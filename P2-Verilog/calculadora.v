==> flow/design.v <==
module projeto2sd(
	input [7:0] a, b,
	input s_a, s_b,
	input clk,
	input btn,
	input btn2,
	input btn3,
	input btn4,
	output reg [7:0] data,
	output reg EN, RS, RW
);
parameter ONEMS = 50000, HALFMS = 25000;
parameter WRITE = 1'b0, WAIT = 1'b1;
reg [31:0] counter = 32'b0;
reg state = WRITE;
reg [17:0] new_a, new_b;
parameter END = 6'd63;
reg [5:0] instructions = 6'b0;
reg [1:0] button_state = 2'b00;
reg display_enable = 1;
reg [16:0] res;
reg s_res;
reg [16:0]unidade, dezena, centena, milhar, dezenaM;
reg [7:0]unidadeA, dezenaA, centenaA;
reg [7:0]unidadeB, dezenaB, centenaB;	
reg ligado = 0;
initial begin
    data = 8'b0;
    EN = 1'b1;
    RS = 1'b0;
    RW = 1'b0;
end
reg btnstate;
always @(posedge clk) begin
	btnstate <= btn;
	if(button_state == 2'b01 && instructions == END)begin
		instructions <= 6'b0;
	end
	else if(button_state == 2'b10 && instructions == END || !btn2 && ligado) begin
		instructions <= 6'b0;
		new_a = s_a ? -a : a;
		new_b = s_b ? -b : b;
		{s_res, res} = new_a * new_b;
		res = s_res ? -res : res;
		button_state <= 2'b10;
		instructions <= 6'b0;
	end
	else if(button_state == 2'b11 && instructions == END || !btn3 && ligado) begin
		instructions <= 6'b0;
		new_a = s_a ? -a : a;
		new_b = s_b ? -b : b;
		{s_res, res} = new_a - new_b;
		res = s_res ? -res : res;
		button_state <= 2'b11;
		instructions <= 6'b0;
	end
	else if(button_state == 2'b00 && instructions == END || !btn4 && ligado) begin
		instructions <= 6'b0;
		new_a = s_a ? -a : a;
		new_b = s_b ? -b : b;
		{s_res, res} = new_a + new_b;
		res = s_res ? -res : res;
		button_state <= 2'b00;
		instructions <= 6'b0;
	end
	if (btn && ~btnstate) begin
		if(display_enable == 1)begin
			display_enable <= 0;
			ligado <= 0;
		end
		else begin
			display_enable <= 1;
			ligado <= 1;
		end
		button_state <= 2'b01;
		instructions <= 6'b0;
	end
	case (state)
		WRITE: begin
		if (counter == ONEMS) begin
			state <= WAIT;
			counter <= 32'b0;
			EN <= 1'b0;
		end
		else begin
			counter <= counter + 1;
		end
		end
		WAIT: begin
			if (counter == HALFMS) begin 
				state <= WRITE;
				counter <= 32'b0;
				EN <= 1'b1;
			if (instructions != END) begin
				instructions <= instructions + 1;
			end
		end
		else begin
		counter <= counter + 1;
		end
		end
	endcase
end
always @(*) begin
		unidade = (res) % 10;
		dezena = (res/10) % 10;
		centena = (res/100) % 10;
		milhar = (res/1000) % 10;
		dezenaM = (res/10000) % 10;
		unidadeA = (a) % 10;
		dezenaA = (a/10) % 10;
		centenaA = (a/100) % 10;
		unidadeB = (b) % 10;
		dezenaB = (b/10) % 10;
		centenaB = (b/100) % 10;
		case(unidadeA)
			0: begin unidadeA = 8'h30; end
			1:	begin	unidadeA = 8'h31; end
			2:	begin	unidadeA = 8'h32; end
			3:	begin	unidadeA = 8'h33; end
			4:	begin	unidadeA = 8'h34; end
			5:	begin	unidadeA = 8'h35; end
			6:	begin	unidadeA = 8'h36; end
			7:	begin	unidadeA = 8'h37; end
			8:	begin	unidadeA = 8'h38; end
			9:	begin	unidadeA = 8'h39; end
			default: begin unidadeA = 8'h00; end
		endcase
		case(dezenaA)
			0: begin dezenaA = 8'h30; end
			1:	begin	dezenaA = 8'h31; end
			2:	begin	dezenaA = 8'h32; end
			3:	begin	dezenaA = 8'h33; end
			4:	begin	dezenaA = 8'h34; end
			5:	begin	dezenaA = 8'h35; end
			6:	begin	dezenaA = 8'h36; end
			7:	begin	dezenaA = 8'h37; end
			8:	begin	dezenaA = 8'h38; end
			9:	begin	dezenaA = 8'h39; end
			default: begin dezenaA = 8'h00; end
		endcase
		case(centenaA)
			0: begin centenaA = 8'h30; end
			1:	begin	centenaA = 8'h31; end
			2:	begin	centenaA = 8'h32; end
			3:	begin	centenaA = 8'h33; end
			4:	begin	centenaA = 8'h34; end
			5:	begin	centenaA = 8'h35; end
			6:	begin	centenaA = 8'h36; end
			7:	begin	centenaA = 8'h37; end
			8:	begin	centenaA = 8'h38; end
			9:	begin	centenaA = 8'h39; end
			default: begin centenaA = 8'h00; end
		endcase
		case(unidadeB)
			0: begin unidadeB = 8'h30; end
			1:	begin	unidadeB = 8'h31; end
			2:	begin	unidadeB = 8'h32; end
			3:	begin	unidadeB = 8'h33; end
			4:	begin	unidadeB = 8'h34; end
			5:	begin	unidadeB = 8'h35; end
			6:	begin	unidadeB = 8'h36; end
			7:	begin	unidadeB = 8'h37; end
			8:	begin	unidadeB = 8'h38; end
			9:	begin	unidadeB = 8'h39; end
			default: begin unidadeB = 8'h00; end
		endcase
		case(dezenaB)
			0: begin dezenaB = 8'h30; end
			1:	begin	dezenaB = 8'h31; end
			2:	begin	dezenaB = 8'h32; end
			3:	begin	dezenaB = 8'h33; end
			4:	begin	dezenaB = 8'h34; end
			5:	begin	dezenaB = 8'h35; end
			6:	begin	dezenaB = 8'h36; end
			7:	begin	dezenaB = 8'h37; end
			8:	begin	dezenaB = 8'h38; end
			9:	begin	dezenaB = 8'h39; end
			default: begin dezenaB = 8'h00; end
		endcase
		case(centenaB)
			0: begin centenaB = 8'h30; end
			1:	begin	centenaB = 8'h31; end
			2:	begin	centenaB = 8'h32; end
			3:	begin	centenaB = 8'h33; end
			4:	begin	centenaB = 8'h34; end
			5:	begin	centenaB = 8'h35; end
			6:	begin	centenaB = 8'h36; end
			7:	begin	centenaB = 8'h37; end
			8:	begin	centenaB = 8'h38; end
			9:	begin	centenaB = 8'h39; end
			default: begin centenaB = 8'h00; end
		endcase
		case(unidade)
			0: begin unidade = 17'h30; end
			1:	begin	unidade = 17'h31; end
			2:	begin	unidade = 17'h32; end
			3:	begin	unidade = 17'h33; end
			4:	begin	unidade = 17'h34; end
			5:	begin	unidade = 17'h35; end
			6:	begin	unidade = 17'h36; end
			7:	begin	unidade = 17'h37; end
			8:	begin	unidade = 17'h38; end
			9:	begin	unidade = 17'h39; end
			default: begin unidade = 17'h00; end
		endcase
		case(dezena)
			0: begin dezena = 17'h30; end
			1:	begin	dezena = 17'h31; end
			2:	begin	dezena = 17'h32; end
			3:	begin	dezena = 17'h33; end
			4:	begin	dezena = 17'h34; end
			5:	begin	dezena = 17'h35; end
			6:	begin	dezena = 17'h36; end
			7:	begin	dezena = 17'h37; end
			8:	begin	dezena = 17'h38; end
			9:	begin	dezena = 17'h39; end
			default: begin dezena = 17'h00; end
		endcase
		case(centena)
			0: begin centena = 17'h30; end
			1:	begin	centena = 17'h31; end
			2:	begin	centena = 17'h32; end
			3:	begin	centena = 17'h33; end
			4:	begin	centena = 17'h34; end
			5:	begin	centena = 17'h35; end
			6:	begin	centena = 17'h36; end
			7:	begin	centena = 17'h37; end
			8:	begin	centena = 17'h38; end
			9:	begin	centena = 17'h39; end
			default: begin centena = 17'h00; end
		endcase
		case(milhar)
			0: begin milhar = 17'h30; end
			1:	begin	milhar = 17'h31; end
			2:	begin	milhar = 17'h32; end
			3:	begin	milhar = 17'h33; end
			4:	begin	milhar = 17'h34; end
			5:	begin	milhar = 17'h35; end
			6:	begin	milhar = 17'h36; end
			7:	begin	milhar = 17'h37; end
			8:	begin	milhar = 17'h38; end
			9:	begin	milhar = 17'h39; end
			default: begin milhar = 17'h00; end
		endcase
		case(dezenaM)
			0: begin dezenaM = 17'h30; end
			1:	begin	dezenaM = 17'h31; end
			2:	begin	dezenaM = 17'h32; end
			3:	begin	dezenaM = 17'h33; end
			4:	begin	dezenaM = 17'h34; end
			5:	begin	dezenaM = 17'h35; end
			6:	begin	dezenaM = 17'h36; end
			7:	begin	dezenaM = 17'h37; end
			8:	begin	dezenaM = 17'h38; end
			9:	begin	dezenaM = 17'h39; end
			default: begin dezenaM = 17'h00; end
		endcase
	if (display_enable) begin
		case (button_state)
			2'b01: begin
			case (instructions)
			6'b000000: begin data = 8'b10000000; RS = 1'b0; end
			6'b000001: begin data = 8'b10000000; RS = 1'b0; end  
			6'b000010: begin data = 8'b00111000; RS = 1'b0; end  
			6'b000011: begin data = 8'b00001100; RS = 1'b0; end  
			6'b000100: begin if(s_a == 1) begin data = 8'h2D; RS = 1'b1; end else begin data = 8'h2B; RS = 1'b1; end end
			6'b000101: begin data = centenaA; RS = 1'b1; end 
			6'b000110: begin data = dezenaA; RS = 1'b1; end 
			6'b000111: begin data = unidadeA; RS = 1'b1; end 
			6'b001000: begin data = 8'h20; RS = 1'b1; end    
			6'b001001: begin data = 8'h20; RS = 1'b1; end    
			6'b001010: begin data = 8'b10001100; RS = 1'b0; end
			6'b001011: begin if(s_b == 1) begin data = 8'h2D; RS = 1'b1; end else begin data = 8'h2B; RS = 1'b1; end end
			6'b001100: begin data = centenaB; RS = 1'b1; end 
			6'b001101: begin data = dezenaB; RS = 1'b1; end 
			6'b001110: begin data = unidadeB; RS = 1'b1; end
			default: begin data = 8'b10000000; RS = 1'b0; end  
			endcase
			end
			2'b10: begin
			case (instructions)
			6'b000000: begin data = 8'b10000000; RS = 1'b0; end
			6'b000001: begin data = 8'b10000000; RS = 1'b0; end  
			6'b000010: begin data = 8'b00111000; RS = 1'b0; end  
			6'b000011: begin data = 8'b00001100; RS = 1'b0; end  
			6'b000100: begin if(s_a == 1) begin data = 8'h2D; RS = 1'b1; end else begin data = 8'h2B; RS = 1'b1; end end
			6'b000101: begin data = centenaA; RS = 1'b1; end 
			6'b000110: begin data = dezenaA; RS = 1'b1; end 
			6'b000111: begin data = unidadeA; RS = 1'b1; end 
			6'b001000: begin data = 8'b10001000; RS = 1'b0; end
			6'b001001: begin data = 8'h58; RS = 1'b1; end  
			6'b001010: begin data = 8'b10001100; RS = 1'b0; end
			6'b001011: begin if(s_b == 1) begin data = 8'h2D; RS = 1'b1; end else begin data = 8'h2B; RS = 1'b1; end end
			6'b001100: begin data = centenaB; RS = 1'b1; end 
			6'b001101: begin data = dezenaB; RS = 1'b1; end 
			6'b001110: begin data = unidadeB; RS = 1'b1; end
			6'b001111: begin data = 8'b11000000; RS = 1'b0; end  
			6'b010000: begin if(s_res == 1) begin data = 8'h2D; RS = 1'b1; end else begin data = 8'h2B; RS = 1'b1; end end
			6'b010001: begin data = dezenaM; RS = 1'b1; end 
			6'b010010: begin data = milhar; RS = 1'b1; end 
			6'b010011: begin data = centena; RS = 1'b1; end
			6'b010100: begin data = dezena; RS = 1'b1; end
			6'b010101: begin data = unidade; RS = 1'b1; end
			default: begin data = 8'b10000000; RS = 1'b0; end  
			endcase
			end
			2'b11: begin
			case (instructions)
			6'b000000: begin data = 8'b10000000; RS = 1'b0; end
			6'b000001: begin data = 8'b10000000; RS = 1'b0; end  
			6'b000010: begin data = 8'b00111000; RS = 1'b0; end
			6'b000011: begin data = 8'b00001100; RS = 1'b0; end
			6'b000100: begin if(s_a == 1) begin data = 8'h2D; RS = 1'b1; end else begin data = 8'h2B; RS = 1'b1; end end
			6'b000101: begin data = centenaA; RS = 1'b1; end 
			6'b000110: begin data = dezenaA; RS = 1'b1; end 
			6'b000111: begin data = unidadeA; RS = 1'b1; end 
			6'b001000: begin data = 8'b10001000; RS = 1'b0; end
			6'b001001: begin data = 8'h2D; RS = 1'b1; end  
			6'b001010: begin data = 8'b10001100; RS = 1'b0; end
			6'b001011: begin if(s_b == 1) begin data = 8'h2D; RS = 1'b1; end else begin data = 8'h2B; RS = 1'b1; end end
			6'b001100: begin data = centenaB; RS = 1'b1; end 
			6'b001101: begin data = dezenaB; RS = 1'b1; end 
			6'b001110: begin data = unidadeB; RS = 1'b1; end
			6'b001111: begin data = 8'b11000000; RS = 1'b0; end  
			6'b010000: begin if(s_res == 1) begin data = 8'h2D; RS = 1'b1; end else begin data = 8'h2B; RS = 1'b1; end end
			6'b010001: begin data = dezenaM; RS = 1'b1; end 
			6'b010010: begin data = milhar; RS = 1'b1; end 
			6'b010011: begin data = centena; RS = 1'b1; end
			6'b010100: begin data = dezena; RS = 1'b1; end
			6'b010101: begin data = unidade; RS = 1'b1; end
			default: begin data = 8'b10000000; RS = 1'b0; end  
			endcase
			end
			2'b00: begin
			case (instructions)
			6'b000000: begin data = 8'b10000000; RS = 1'b0; end
			6'b000001: begin data = 8'b10000000; RS = 1'b0; end  
			6'b000010: begin data = 8'b00111000; RS = 1'b0; end  
			6'b000011: begin data = 8'b00001100; RS = 1'b0; end  
			6'b000100: begin if(s_a == 1) begin data = 8'h2D; RS = 1'b1; end else begin data = 8'h2B; RS = 1'b1; end end
			6'b000101: begin data = centenaA; RS = 1'b1; end 
			6'b000110: begin data = dezenaA; RS = 1'b1; end 
			6'b000111: begin data = unidadeA; RS = 1'b1; end 
			6'b001000: begin data = 8'b10001000; RS = 1'b0; end
			6'b001001: begin data = 8'h2B; RS = 1'b1; end  
			6'b001010: begin data = 8'b10001100; RS = 1'b0; end
			6'b001011: begin if(s_b == 1) begin data = 8'h2D; RS = 1'b1; end else begin data = 8'h2B; RS = 1'b1; end end
			6'b001100: begin data = centenaB; RS = 1'b1; end 
			6'b001101: begin data = dezenaB; RS = 1'b1; end 
			6'b001110: begin data = unidadeB; RS = 1'b1; end
			6'b001111: begin data = 8'b11000000; RS = 1'b0; end  
			6'b010000: begin if(s_res == 1) begin data = 8'h2D; RS = 1'b1; end else begin data = 8'h2B; RS = 1'b1; end end
			6'b010001: begin data = dezenaM; RS = 1'b1; end 
			6'b010010: begin data = milhar; RS = 1'b1; end 
			6'b010011: begin data = centena; RS = 1'b1; end
			6'b010100: begin data = dezena; RS = 1'b1; end
			6'b010101: begin data = unidade; RS = 1'b1; end
			default: begin data = 8'b10000000; RS = 1'b0; end  
			endcase
			end
		default: begin data = 8'b10000000; RS = 1'b0; end  
		endcase
	end
else begin
	case (instructions)
		6'b000000: begin data = 8'b00000001; RS = 1'b0; end  
		6'b000001: begin data = 8'b10000000; RS = 1'b0; end  
		default: begin data = 8'b00000001; RS = 1'b0; end  
	endcase
end
end
endmodule
Tool chain data of projeto2sd. The steps from the RTL of projeto2sd to its reports follow in flow order. Lines are those of the file above, counted from 1. Operators: Yosys type, input widths -> output width; for muxes data width and select width s. A cell with -- has no value.

Design top: projeto2sd. Clock: clk. Library: sky130hd. Timing corner: tt_025C_1v80.

Word level. Source: Yosys, flattened and elaborated, memories not mapped. Widths are those after wreduce. Registers that Yosys merges into a memory's read port (data or address) are not register bits. Print and check cells do not count. Memory sizes are those after Yosys's memory passes, which may raise the word count (mostly to a power of two), join words into wider ones and drop unused or constant bits.

Register bits: 63. Memory bits (read-only): 1056. The entry for memories kept reads 11. For input bits the number is 23. The figure for output and inout port bits is 11.

Memories: (no name shown) (depth 16, bits a word 6, rd ports 1, write ports 0, RTL line 116) `case(unidadeA)`; (no name shown) (depth 16, bits a word 6, rd ports 1, write ports 0, RTL line 129) `case(dezenaA)`; (no name shown) (depth 16, bits a word 6, rd ports 1, write ports 0, RTL line 142) `case(centenaA)`; (no name shown) (depth 16, bits a word 6, rd ports 1, write ports 0, RTL line 155) `case(unidadeB)`; (no name shown) (depth 16, bits a word 6, rd ports 1, write ports 0, RTL line 168) `case(dezenaB)`; (no name shown) (depth 16, bits a word 6, rd ports 1, write ports 0, RTL line 181) `case(centenaB)`.

Memories not listed: 5.

For add/subtract/negate cells the number is 9. $mul: 1. The entry for divide/modulo/power cells reads 19. The entry for equal/unequal tests reads 30. Under multiplexer cells stands 57. Bitwise gates (word level): 3. Reduce/logical cells: 33.

Operators by type and width (number): $mod 32x4->32 const B (8); $pmux 8 s20 (3); $div 17x14->32 const B (1); $div 8x7->32 const B (2); $mul 18x18->18 (1); $div 17x10->32 const B (1); $div 8x4->32 const B (2); $mod 8x4->32 const B (2); $div 17x7->32 const B (1); $div 17x4->32 const B (1); $mod 17x4->32 const B (1); $mux 8 (13); $mux 17 (6); $pmux 8 s12 (1); $logic_not 13->1 (5); $pmux 32 s2 (1); $mux 32 (2); $neg 17->17 (3); $eq 6x4->1 const B (8); $mux 6 (8); $eq 6x5->1 const B (6); $neg 8->18 (2); $mux 18 (2); $add 32x1->32 const B (1); $eq 32x15->1 const B (1); $eq 32x16->1 const B (1); $pmux 8 s4 (1); $logic_not 4->1 (6).

Not listed: further kinds 27, cells in them 62.

Longest topological paths. Depth = most cells in a row (Yosys ltp): at word level without a register or memory, in the mapped netlist without a sequential cell, where the memories' decode and read muxes count.

The figure for depth in word-level cells is 11. The entry for ABC_AREA reads 1. The figure for depth in mapped cells is 78. The figure for mapped depth without buffers is 77.

After synthesis. Source: synth_stat.txt of the flow (Yosys; design flattened, memories mapped). It holds for the ABC_AREA given above (unset counts as 0); a run with the other value may have another netlist.

Mapped cells: 3445. The entry for cell area after synthesis reads 20598.5 um^2. The figure for area of sequential cells is 1471.4 um^2. For flip-flops the number is 63. Buffer cells: 45.

Cell types: sky130_fd_sc_hd__nand2_1 (number 796, total area 2.99E+03 um^2); sky130_fd_sc_hd__inv_1 (number 652, total area 2.45E+03 um^2); sky130_fd_sc_hd__fa_1 (number 111, total area 2.22E+03 um^2); sky130_fd_sc_hd__ha_1 (number 139, total area 1.74E+03 um^2); sky130_fd_sc_hd__nor2_1 (number 388, total area 1.46E+03 um^2); sky130_fd_sc_hd__xor2_1 (number 156, total area 1366.31 um^2); sky130_fd_sc_hd__nand3_1 (number 232, total area 1.16E+03 um^2); sky130_fd_sc_hd__dfxtp_1 (number 42, total area 840.806 um^2); sky130_fd_sc_hd__o21ai_0 (number 147, total area 735.706 um^2); sky130_fd_sc_hd__a21oi_1 (number 126, total area 630.605 um^2); sky130_fd_sc_hd__edfxtp_1 (number 21, total area 630.605 um^2); sky130_fd_sc_hd__nand4_1 (number 66, total area 412.896 um^2); sky130_fd_sc_hd__nand2_2 (number 62, total area 387.872 um^2); sky130_fd_sc_hd__nor3_1 (number 77, total area 385.37 um^2); sky130_fd_sc_hd__xnor2_1 (number 38, total area 332.819 um^2); sky130_fd_sc_hd__nand2_4 (number 21, total area 236.477 um^2); sky130_fd_sc_hd__nand3_2 (number 23, total area 230.221 um^2); sky130_fd_sc_hd__inv_2 (number 50, total area 187.68 um^2).

Other cell types: 67; their cells: 298.

Worst setup path after synthesis. OpenSTA on the mapped netlist: ideal clock, no wires. The path of least setup slack (recovery checks aside). Input and output delay are each 20% of the period. Register names are those of the netlist, which keeps one name where synthesis merged equal registers.

Path kind: input to output. From: input port b[6]. To: output port data[0]. The figure for period is 15.1 ns. For input delay the number is 3.020 ns. For output delay the number is 3.020 ns. For arrival the number is 9.517 ns. Required time: 12.080 ns. For path slack the number is 2.563 ns. For delay of the path the number is 6.497 ns. The entry for stages on the path reads 49. For synthesis period reached the number is 12.537 ns.

"delay of the path" = arrival - input delay + setup time. At an output port there is no setup time. "stages on the path": output pins that drive a net of the path, with the launching flip-flop's if there is one; two outputs of one cell count as two. "synthesis period reached" is the clock period less the worst setup slack; recovery checks do not enter. This is arithmetic on one report: input and output delays are still those of the set period (20% each). Between the ends stands the longest chain of elaborated cells between them, by number of cells; it is not shown to be the way that was timed. Of several equally long chains one is given. A line is the first line of the expression or statement that the cell stems from. Yosys adds cells for indexed reads and writes and turns some case tables into memories. A memory read counts as a cell of the chain, while the word-level depth stops at memories.

Path through: sky130_fd_sc_hd__inv_1 > sky130_fd_sc_hd__ha_1 > sky130_fd_sc_hd__or2_2 > sky130_fd_sc_hd__ha_1 > sky130_fd_sc_hd__o21ai_0 > sky130_fd_sc_hd__nand3_1 > sky130_fd_sc_hd__nor3_1 > sky130_fd_sc_hd__nand2_1 > sky130_fd_sc_hd__xor2_1 > sky130_fd_sc_hd__or2_2 > sky130_fd_sc_hd__nand2_1 > sky130_fd_sc_hd__nand4_1 > sky130_fd_sc_hd__nor2_1 > sky130_fd_sc_hd__inv_1 > sky130_fd_sc_hd__nand2_1 > sky130_fd_sc_hd__xor2_1 > sky130_fd_sc_hd__nand2_1 > sky130_fd_sc_hd__nor2_1 > [13 not listed] > sky130_fd_sc_hd__a21oi_1 > sky130_fd_sc_hd__inv_1 > sky130_fd_sc_hd__nand3_1 > sky130_fd_sc_hd__nor2_1 > sky130_fd_sc_hd__or2_2 > sky130_fd_sc_hd__o21ai_0 > sky130_fd_sc_hd__inv_1 > sky130_fd_sc_hd__o31ai_1 > sky130_fd_sc_hd__nand2_1 > sky130_fd_sc_hd__nand3_1 > sky130_fd_sc_hd__a211oi_1 > sky130_fd_sc_hd__nand2_1 > sky130_fd_sc_hd__inv_1 > sky130_fd_sc_hd__nand2_1 > sky130_fd_sc_hd__nor2_1 > sky130_fd_sc_hd__nand2_1 > sky130_fd_sc_hd__nand2_1 > sky130_fd_sc_hd__a21oi_1. For length of the longest elaborated chain the number is 7. For elaborated cells on any way between the ends the number is 20. Classes of those cells: 5 x div; 9 x mux; 3 x reduce/logical; 3 x memory.

Ends and longest elaborated chain, post-synthesis: from (decl) (RTL line 2) `input [7:0] a, b,`; $div 8x4->32 (RTL line 114) `dezenaB = (b/10) % 10;`; $mod 32x4->32 (RTL line 114); $mem_v2 16x6 (RTL line 168) `case(dezenaB)`; $mux 8 (RTL line 168); $pmux 8 s20 (RTL line 336) `case (instructions)`; $pmux 8 s4 (RTL line 260) `case (button_state)`; $mux 8 (RTL line 259) `if (display_enable) begin`; to (decl) (RTL line 9) `output reg [7:0] data,`.

Timing after layout. From the final timing report of run A: the path of least setup slack in the routed layout; clock arrival at registers is part of the times.

Path kind: input to output. From: input port a[6]. To: output port data[2]. The figure for period is 14.6 ns. For input delay the number is 2.92 ns. For output delay the number is 2.92 ns. For arrival the number is 10.78 ns. Required time: 11.68 ns. For path slack the number is 0.90 ns. The entry for stages on the path reads 52.

Between the ends stands the longest chain of elaborated cells between them, by number of cells; it is not shown to be the way that was timed. Of several equally long chains one is given. A memory read counts as a cell of the chain, while the word-level depth stops at memories.

Path through: sky130_fd_sc_hd__clkdlybuf4s50_1 > sky130_fd_sc_hd__nor2_4 > sky130_fd_sc_hd__inv_1 > sky130_fd_sc_hd__ha_1 > sky130_fd_sc_hd__o21ai_1 > sky130_fd_sc_hd__and2_1 > sky130_fd_sc_hd__inv_1 > sky130_fd_sc_hd__nor2_4 > sky130_fd_sc_hd__xor2_1 > sky130_fd_sc_hd__inv_1 > sky130_fd_sc_hd__o21ai_1 > sky130_fd_sc_hd__nand2_1 > sky130_fd_sc_hd__nor2_2 > sky130_fd_sc_hd__inv_1 > sky130_fd_sc_hd__nand2_1 > sky130_fd_sc_hd__xor2_1 > sky130_fd_sc_hd__nand2_1 > sky130_fd_sc_hd__nor2_1 > [16 not listed] > sky130_fd_sc_hd__inv_1 > sky130_fd_sc_hd__ha_1 > sky130_fd_sc_hd__nor2_1 > sky130_fd_sc_hd__nor3_1 > sky130_fd_sc_hd__nand3_1 > sky130_fd_sc_hd__o21ai_0 > sky130_fd_sc_hd__a21oi_1 > sky130_fd_sc_hd__nor2_1 > sky130_fd_sc_hd__nand2_1 > sky130_fd_sc_hd__o22ai_1 > sky130_fd_sc_hd__a2111oi_1 > sky130_fd_sc_hd__buf_4 > sky130_fd_sc_hd__o2111ai_1 > sky130_fd_sc_hd__nor3_1 > sky130_fd_sc_hd__nand3_1 > sky130_fd_sc_hd__nand2_1 > sky130_fd_sc_hd__inv_1 > sky130_fd_sc_hd__clkdlybuf4s50_1. For length of the longest elaborated chain the number is 7. For elaborated cells on any way between the ends the number is 20. Classes of those cells: 5 x div; 9 x mux; 3 x reduce/logical; 3 x memory.

Ends and longest elaborated chain, after layout: from (decl) (RTL line 2) `input [7:0] a, b,`; $div 8x4->32 (RTL line 111) `dezenaA = (a/10) % 10;`; $mod 32x4->32 (RTL line 111); $mem_v2 16x6 (RTL line 129) `case(dezenaA)`; $mux 8 (RTL line 129); $pmux 8 s20 (RTL line 336) `case (instructions)`; $pmux 8 s4 (RTL line 260) `case (button_state)`; $mux 8 (RTL line 259) `if (display_enable) begin`; to (decl) (RTL line 9) `output reg [7:0] data,`.

Ticket comment

Below are 2 stored runs of the flow (Yosys, OpenROAD; platform sky130hd) on projeto2sd, each with its settings and what was measured, unordered. Constraints: input delay and output delay 20% of the set period each, output load 0.01 pF. "time used up by the worst setup path" = time allowed to the worst setup path (clock period - input delay - output delay, where it has them) - its slack; a late launch clock adds to it, a late capture clock takes from it.

Run A has these settings: period_ns 14.6; CORE_UTILIZATION 23; PLACE_DENSITY_LB_ADDON 0.25; CELL_PAD_IN_SITES_GLOBAL_PLACEMENT 1; CELL_PAD_IN_SITES_DETAIL_PLACEMENT 1; ABC_AREA 1; CTS_CLUSTER_DIAMETER 344; CAP_MARGIN 15; MIN_ROUTING_LAYER met1; CORE_MARGIN 2; SLEW_MARGIN 20. The mapped cell area after synthesis is 20598.5 um^2. The full die area reads 91969.7 um^2. The utilization after layout stands at 0.256. For the worst setup slack after layout the run shows 0.896 ns. For the setup total negative slack the run shows 0.000 ns. The time used up by the worst setup path comes to 7.86 ns. Type of the worst setup path: input to output.

Run B has these settings: period_ns 26.9; CORE_UTILIZATION 39; SETUP_SLACK_MARGIN 5.0; PLACE_DENSITY_LB_ADDON 0.09; CELL_PAD_IN_SITES_GLOBAL_PLACEMENT 2; CELL_PAD_IN_SITES_DETAIL_PLACEMENT 0; TNS_END_PERCENT 95; GPL_TIMING_DRIVEN 1; GPL_ROUTABILITY_DRIVEN 1; CTS_CLUSTER_DIAMETER 378; CAP_MARGIN 10; SLEW_MARGIN 15; MIN_ROUTING_LAYER met1; CORE_MARGIN 2. The mapped cell area after synthesis is 22920.7 um^2. The full die area reads 60725.3 um^2. The utilization after layout stands at 0.416. For the worst setup slack after layout the run shows 6.221 ns. For the setup total negative slack the run shows 0.000 ns. The time used up by the worst setup path comes to 9.92 ns. Type of the worst setup path: input to output.
